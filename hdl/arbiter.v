==> flow/design.v <==
`timescale 1 ns / 1 ps
`default_nettype none
module arbiter
(
	input  wire          axis_aclk,
	input  wire          axis_aresetn,
	input  wire [31 : 0] s0a_axis_tdata,
	input  wire  		 s0a_axis_tvalid,                             
	output wire  		 s0a_axis_tready,
	input  wire  		 s0a_axis_tlast,
	input  wire [31 : 0] s0b_axis_tdata,
	input  wire          s0b_axis_tvalid,                             
	output wire          s0b_axis_tready,                           
	input  wire          s0b_axis_tlast,
	output wire [31 : 0] m0k_axis_tdata,  
	output wire          m0k_axis_tvalid,                            
	input wire           m0k_axis_tready,                              
	output wire          m0k_axis_tlast,
    output wire          m0k_axis_a,
    output wire          m0k_axis_b
);
reg arb;
wire [31:0] dat0, dat1;
wire dat0_last, dat1_last;
wire en, en1, sel1;
wire ack0, req0;
wire ack1, req1;
wire s_valid, s_ready;
elbuf u_elbuf0(
	.clk      (axis_aclk       ),
    .reset_n  (axis_aresetn    ),
    .s0_data  ({s0a_axis_tlast, s0a_axis_tdata}),
    .s0_valid (s0a_axis_tvalid ),
    .s0_ready (s0a_axis_tready ),
    .m0_data ({dat0_last, dat0}),
    .m0_valid (req0),
    .m0_ready (ack0)
);
elbuf u_elbuf1(
	.clk      (axis_aclk       ),
    .reset_n  (axis_aresetn    ),
    .s0_data  ({s0b_axis_tlast, s0b_axis_tdata}),
    .s0_valid (s0b_axis_tvalid ),
    .s0_ready (s0b_axis_tready ),
    .m0_data ({dat1_last, dat1}),
    .m0_valid (req1),
    .m0_ready (ack1)
);
wire [31:0] dat0_nxt;
wire dat0_nlast, dat0_nreq;
assign dat0_nxt = (arb) ? dat1 : dat0;
assign dat0_nlast = (arb) ? dat1_last: dat0_last;
assign dat0_nreq = (arb) ? req1 : req0;
assign {ack1, ack0} = (arb) ? {s_ready, 1'b0} : {1'b0, s_ready};
parameter S0 = 6'b0_1_0_10_0;
parameter S1 = 6'b0_1_1_01_0;
parameter S2 = 6'b0_0_1_00_0;
parameter S3 = 6'b0_1_1_10_1;
parameter S4 = 6'b0_0_1_00_1;
parameter S5 = 6'b0_0_0_00_0;   
parameter S6 = 6'b1_0_1_00_0;   
parameter S7 = 6'b1_0_1_00_1;   
reg [5:0] state, state_nxt;
always @(posedge axis_aclk or negedge axis_aresetn)
    if (~axis_aresetn) state <= S5;
    else          state <= state_nxt;
wire unlock, m_ready, m_valid, en0_0, en0_1, sel0;
always @*
    casez({state, unlock, dat0_nreq, m_ready})
        {S0, 3'b?1?} : state_nxt = S1;
        {S1, 3'b001} : state_nxt = S0;
        {S1, 3'b010} : state_nxt = S2;
        {S1, 3'b011} : state_nxt = S3;
        {S1, 3'b1?1} : state_nxt = S7;
        {S2, 3'b??1} : state_nxt = S3;
        {S3, 3'b001} : state_nxt = S0;
        {S3, 3'b010} : state_nxt = S4;
        {S3, 3'b011} : state_nxt = S1;
        {S3, 3'b1?1} : state_nxt = S6;
        {S4, 3'b??1} : state_nxt = S1;
        {S5, 3'b?1?} : state_nxt = S0;
        {S6, 3'b??1} : state_nxt = S5; 
        {S7, 3'b??1} : state_nxt = S5;
        default       state_nxt = state;
    endcase
reg unlock2;
always @(posedge axis_aclk or negedge axis_aresetn) if (~axis_aresetn) arb <= 1'b0; else if (state_nxt == S5) arb <= ~arb;
always @(posedge axis_aclk or negedge axis_aresetn) if (~axis_aresetn) unlock2 <= 1'b0; else if (state_nxt == S5) unlock2 <= 1'b0; else if (dat0_nlast) unlock2 <= 1'b1;
assign unlock = dat0_nlast | unlock2;
wire dat0_tail;
assign dat0_tail = state[5];
assign s_ready = state[4];
assign m_valid = state[3];
assign en0_0   = state[2] & dat0_nreq;
assign en0_1   = state[1] & dat0_nreq;
assign sel0    = state[0];
reg [31:0] dat0_r0, dat0_r1;
wire [31:0] dat0_r;
always @(posedge axis_aclk) if (en0_0) dat0_r0 <= dat0_nxt;
always @(posedge axis_aclk) if (en0_1) dat0_r1 <= dat0_nxt;
assign dat0_r = sel0 ? dat0_r1 : dat0_r0;
assign m_ready = m0k_axis_tready;
assign m0k_axis_tvalid = m_valid;
assign m0k_axis_tdata = dat0_r;
assign m0k_axis_tlast = dat0_tail;
assign m0k_axis_a = ~arb;
assign m0k_axis_b = arb;
endmodule
`default_nettype wire
module eb15_ctrl #(
    parameter S0 = 5'b1_0_10_0,
    parameter S1 = 5'b1_1_01_0,
    parameter S2 = 5'b0_1_00_0,
    parameter S3 = 5'b1_1_10_1,
    parameter S4 = 5'b0_1_00_1
) (
    input  s_valid,
    output s_ready,
    output m_valid,
    input  m_ready,
    output en0, en1, sel,
    input  clk, reset_n
);
reg [4:0] state, state_nxt;
always @(posedge clk or negedge reset_n)
    if (~reset_n) state <= S0;
    else          state <= state_nxt;
always @*
    casez({state, s_valid, m_ready})
        {S0, 2'b1?} : state_nxt = S1;
        {S1, 2'b01} : state_nxt = S0;
        {S1, 2'b10} : state_nxt = S2;
        {S1, 2'b11} : state_nxt = S3;
        {S2, 2'b?1} : state_nxt = S3;
        {S3, 2'b01} : state_nxt = S0;
        {S3, 2'b10} : state_nxt = S4;
        {S3, 2'b11} : state_nxt = S1;
        {S4, 2'b?1} : state_nxt = S1;
        default       state_nxt = state;
    endcase
assign s_ready = state[4];
assign m_valid = state[3];
assign en0     = state[2] & s_valid;
assign en1     = state[1] & s_valid;
assign sel     = state[0];
endmodule
module elbuf (
    input              clk,
    input              reset_n,
    input       [32:0] s0_data,
    input              s0_valid,
    output             s0_ready,
    output      [32:0] m0_data,
    output             m0_valid,
    input              m0_ready
);
wire      [32:0] dat0, dat0_nxt;
assign dat0_nxt = s0_data; 
assign m0_data = dat0; 
wire en0_0, en0_1, sel0;
reg [32:0] dat0_r0, dat0_r1;
always @(posedge clk) if (en0_0) dat0_r0 <= dat0_nxt;
always @(posedge clk) if (en0_1) dat0_r1 <= dat0_nxt;
assign dat0 = sel0 ? dat0_r1 : dat0_r0;
elbuf_ctrl u_elbuf_ctrl(
	.clk      (clk      ),
    .reset_n  (reset_n  ),
    .s0_valid (s0_valid ),
    .s0_ready (s0_ready ),
    .m0_valid (m0_valid ),
    .m0_ready (m0_ready ),
    .en0_0    (en0_0    ),
    .en0_1    (en0_1    ),
    .sel0     (sel0     )
);
endmodule
`default_nettype none
module elbuf_ctrl (
    input   wire           clk,
    input   wire           reset_n,
    input   wire           s0_valid,
    output  wire           s0_ready,
    output  wire           m0_valid,
    input   wire           m0_ready,
    output  wire           en0_0,
    output  wire           en0_1,
    output  wire           sel0
);
wire             req0, ack0, ack0_0, req0_0;
assign req0 = s0_valid;
assign s0_ready = ack0;
wire ack0m, req0m;
eb15_ctrl u_eb15_ctrl(
	.s_valid (req0 ),
    .s_ready (ack0 ),
    .m_valid (req0m ),
    .m_ready (ack0m ),
    .en0     (en0_0 ),
    .en1     (en0_1 ),
    .sel     (sel0  ),
    .clk     (clk   ),
    .reset_n (reset_n )
);
assign req0_0 = req0m;
assign ack0m = ack0_0;
assign m0_valid = req0_0;
assign ack0_0 = m0_ready;
endmodule  
`default_nettype wire
# ---- Reports on arbiter
# Tool output for the design above, in the order of the flow.
# Line numbers count from 1 in the design file above.
# Operators: Yosys type, input widths -> output width; for muxes data width and select width s.
# Cell names lack the library's common part.
# A cell with -- has no value.
dict set report inputs {
  design {arbiter}
  clk_port {axis_aclk}
  library {sky130hd}
  corner {tt_025C_1v80}
}

# ---- After elaboration
# Yosys after proc, flatten, opt, wreduce and memory -nomap, before mapping. Memory bits, and registers merged into a memory's read port (data or address), are not among the register bits. Print and check cells are not counted. Equal cells are merged and count once.
dict set report word_totals {
  output_inout_bits 38
  wordCells 77
  ff_bits 214
}
dict set report op_classes {
  muxes 12
  n_logic 8
  n_eq 32
  reduce_logical 14
}
# operator n
set ops {}
lappend ops {{$eq 7x7->1 const B} 14}
lappend ops {{$mux 33} 2}
lappend ops {{$mux 32} 2}
lappend ops {{$eq 9x8->1 const B} 6}
lappend ops {{$pmux 5 s5} 2}
lappend ops {{$pmux 6 s8} 1}
lappend ops {{$eq 6x5->1 const B} 4}
lappend ops {{$eq 8x7->1 const B} 2}
lappend ops {{$eq 7x5->1 const B} 2}
lappend ops {{$reduce_or 2->1} 6}
lappend ops {{$reduce_or 3->1} 4}
lappend ops {{$eq 6x6->1 const B} 2}
lappend ops {{$reduce_bool 5->1} 2}
lappend ops {{$eq 7x1->1 const B} 1}
lappend ops {{$eq 7x6->1 const B} 1}
lappend ops {{$and 1x1->1} 6}
lappend ops {{$logic_not 6->1} 1}
lappend ops {{$mux 1} 4}
lappend ops {{$reduce_bool 2->1} 1}
lappend ops {{$mux 2} 1}
lappend ops {{$or 1x1->1} 1}
lappend ops {{$not 1->1} 1}

# ---- Longest topological paths
# Longest topological path by Yosys (ltp), each cell counted once; first at word level (registers and memories cut), then after technology mapping (sequential cells cut; the memories' decode and read muxes count).
dict set report logic_depth {
  word_depth 8
  abc_area 0
  mapped_depth 7
}

# ---- After synthesis
# Source: synth_stat.txt of the flow (Yosys; design flattened, memories mapped). It holds for the ABC_AREA given above (unset counts as 0); a run with the other value may have another netlist.
# Totals and module areas in this step are rounded.
# cell n
set by_type {}
lappend by_type {edfxtp_1 196}
lappend by_type {mux2_2 34}
lappend by_type {dfrtp_1 14}
lappend by_type {mux2i_1 34}
lappend by_type {a211oi_1 32}
lappend by_type {nor2b_1 37}
lappend by_type {a21oi_1 37}
lappend by_type {dfstp_2 4}
lappend by_type {nand3_1 14}
lappend by_type {nand2_1 17}
lappend by_type {clkbuf_1 14}
lappend by_type {buf_1 11}
lappend by_type {nor2_1 11}
lappend by_type {and4b_1 3}
lappend by_type {inv_1 8}
lappend by_type {nor3b_1 4}
lappend by_type {o221ai_1 3}
lappend by_type {and2_1 4}
# Other cell types: 35; their cells: 48.
dict set report synth_totals {
  stdcells 525
  mapped_area_um2 8500
  ffs 214
}
# The figures by module come from a second, unflattened synthesis with its own total; it is not the netlist above.
dict set report hier_totals {
  cells_unflattened 489
  area_unflattened_um2 9100
}
# Rows give one instance, submodules left out.
# mod cells mod_area_um2 instances mod_seq_area_um2
set by_module {}
lappend by_module {elbuf 103 2500 2 2000}
lappend by_module {arbiter 211 3400 1 2100}
lappend by_module {eb15_ctrl 36 330 2 130}
lappend by_module {elbuf_ctrl 0 0.0 2 0.0}

# ---- Path before layout
# OpenSTA on the mapped netlist: ideal clock, no wires. The path of least setup slack (recovery checks aside). Input and output delay are each 20% of the period. Register names are those of the netlist, which keeps one name where synthesis merged equal registers.
dict set report synth_timing {
  path_type {flip-flop to flip-flop}
  start {register arb}
  end {register dat0_r1[0]}
  tclk_ns 2.57
  launch_ns 0.000
  setup_ns 0.425
  arrival_time_ns 2.210
  driving_pins 4
  n_path_buf 1
  path_slack_ns -0.064
  required_ns 2.145
  delay_ns 2.635
  synth_period_reached_ns 2.634
}
# "delay_ns" is the arrival time less input delay plus setup time.
# "driving_pins" counts driving pins, that of a launching flip-flop among them; a cell with two outputs on the path counts twice.
# "synth_period_reached_ns" = period - worst setup slack (recovery checks aside). The figure is calculated, with input and output delays left at 20% of the set period.
# Between the ends stands the longest chain of elaborated cells between them, by number of cells; it is not shown to be the way that was timed. Of several equally long chains one is given.
# A line is the first line of the expression or statement that the cell stems from. Yosys adds cells for indexed reads and writes and turns some case tables into memories.
# The path ends at the enable pin of a flip-flop; only ways to that pin are counted.
dict set report synth_between {
  cell_sequence {dfrtp_1 buf_4 mux2i_2 nor2b_1}
  elab_chain_len 2
  cells_between 2
  cone_lines 2
}
# element line_no
set synth_rtl {}
lappend synth_rtl {{from (decl)} 22} ;# reg arb;
lappend synth_rtl {{from (assign)} 87} ;# always @(posedge axis_aclk or negedge axis_aresetn) if (~axis_aresetn) arb <= 1'b0; else if (state_nxt == S5) ...
lappend synth_rtl {{$mux 1} 53} ;# assign dat0_nreq = (arb) ? req1 : req0;
lappend synth_rtl {{$and 1x1->1} 95} ;# assign en0_1   = state[1] & dat0_nreq;
lappend synth_rtl {{to (assign)} 100} ;# always @(posedge axis_aclk) if (en0_1) dat0_r1 <= dat0_nxt;
lappend synth_rtl {{to (decl)} 97} ;# reg [31:0] dat0_r0, dat0_r1;

# ---- Timing after layout
# From the final timing report of flow run A: the path of least setup slack in the routed layout; clock arrival at registers is part of the times.
dict set report layout_timing {
  path_type {flip-flop to output port}
  start {register state[0]}
  end {output m0k_axis_tdata[17]}
  tclk_ns 5.24
  driving_pins 3
  launch_ns 0.49
  path_slack_ns 1.81
  required_ns 4.19
  arrival_time_ns 2.38
  n_path_buf 1
}
# Between the ends stands the longest chain of elaborated cells between them, by number of cells; it is not shown to be the way that was timed. Of several equally long chains one is given.
dict set report layout_between {
  cell_sequence {dfrtp_2 mux2_2 clkdlybuf4s50_1}
  elab_chain_len 1
  cells_between 1
  cone_lines 1
}
# element line_no
set layout_rtl {}
lappend layout_rtl {{from (decl)} 63} ;# reg [5:0] state, state_nxt;
lappend layout_rtl {{from (assign)} 65} ;# if (~axis_aresetn) state <= S5;
lappend layout_rtl {{from (assign)} 66} ;# else          state <= state_nxt;
lappend layout_rtl {{$mux 32} 101} ;# assign dat0_r = sel0 ? dat0_r1 : dat0_r0;
lappend layout_rtl {{to (decl)} 15} ;# output wire [31 : 0] m0k_axis_tdata,

# Flow measurements of arbiter on sky130hd: 2 stored runs with different settings, listed in no order. Input and output delays are each 20% of the period that was set; the output load is 0.01 pF.
# "clock_period_reached_ns" = clock period - worst setup slack. The figure is calculated, with input and output delays left at 20% of the set period.
# "worst_path_allowed_less_slack_ns" means the part of the period allowed to the worst setup path (the constraints hold back 20% at inputs and 20% at outputs) less its slack; where the path has registers, the arrival times of their clocks count too.
# By "final_power_uw" is meant OpenSTA's value without simulated activity: inputs other than the clock are taken to toggle once in ten clock periods, and the tool carries that through the logic.
# Values from the reports are rounded here.
run="flow run A" settings period_ns=5.24 CAP_MARGIN=20 CORE_MARGIN=2 CORE_UTILIZATION=40 SLEW_MARGIN=20
run="flow run A" results worst_path_allowed_less_slack_ns=2.38 worst_path_kind="flip-flop to output port" clock_period_reached_ns=3.429 setupTns_ns=0.000 final_power_uw=4900 final_cell_area_um2=11000 synth_chip_area_um2=8500 hold_worst_slack_ns=0.55 timing.setup.ws_ns=1.8 final_util_frac=0.51 design.die.area_um2=22000
run="flow run B" settings period_ns=3.15 CORE_UTILIZATION=63 PLACE_DENSITY_LB_ADDON=0.15 CELL_PAD_IN_SITES_DETAIL_PLACEMENT=1 ABC_AREA=0 GPL_TIMING_DRIVEN=1 CTS_CLUSTER_SIZE=89 CTS_CLUSTER_DIAMETER=134 CAP_MARGIN=5 SLEW_MARGIN=20 MIN_ROUTING_LAYER="met2" CORE_MARGIN=2
run="flow run B" results synth_chip_area_um2=8500 final_power_uw=7100 final_util_frac=0.76 hold_worst_slack_ns=0.56 design.die.area_um2=14000 setupTns_ns=0.000 final_cell_area_um2=10000 worst_path_allowed_less_slack_ns=2.34 worst_path_kind="flip-flop to output port" clock_period_reached_ns=2.965 timing.setup.ws_ns=0.18
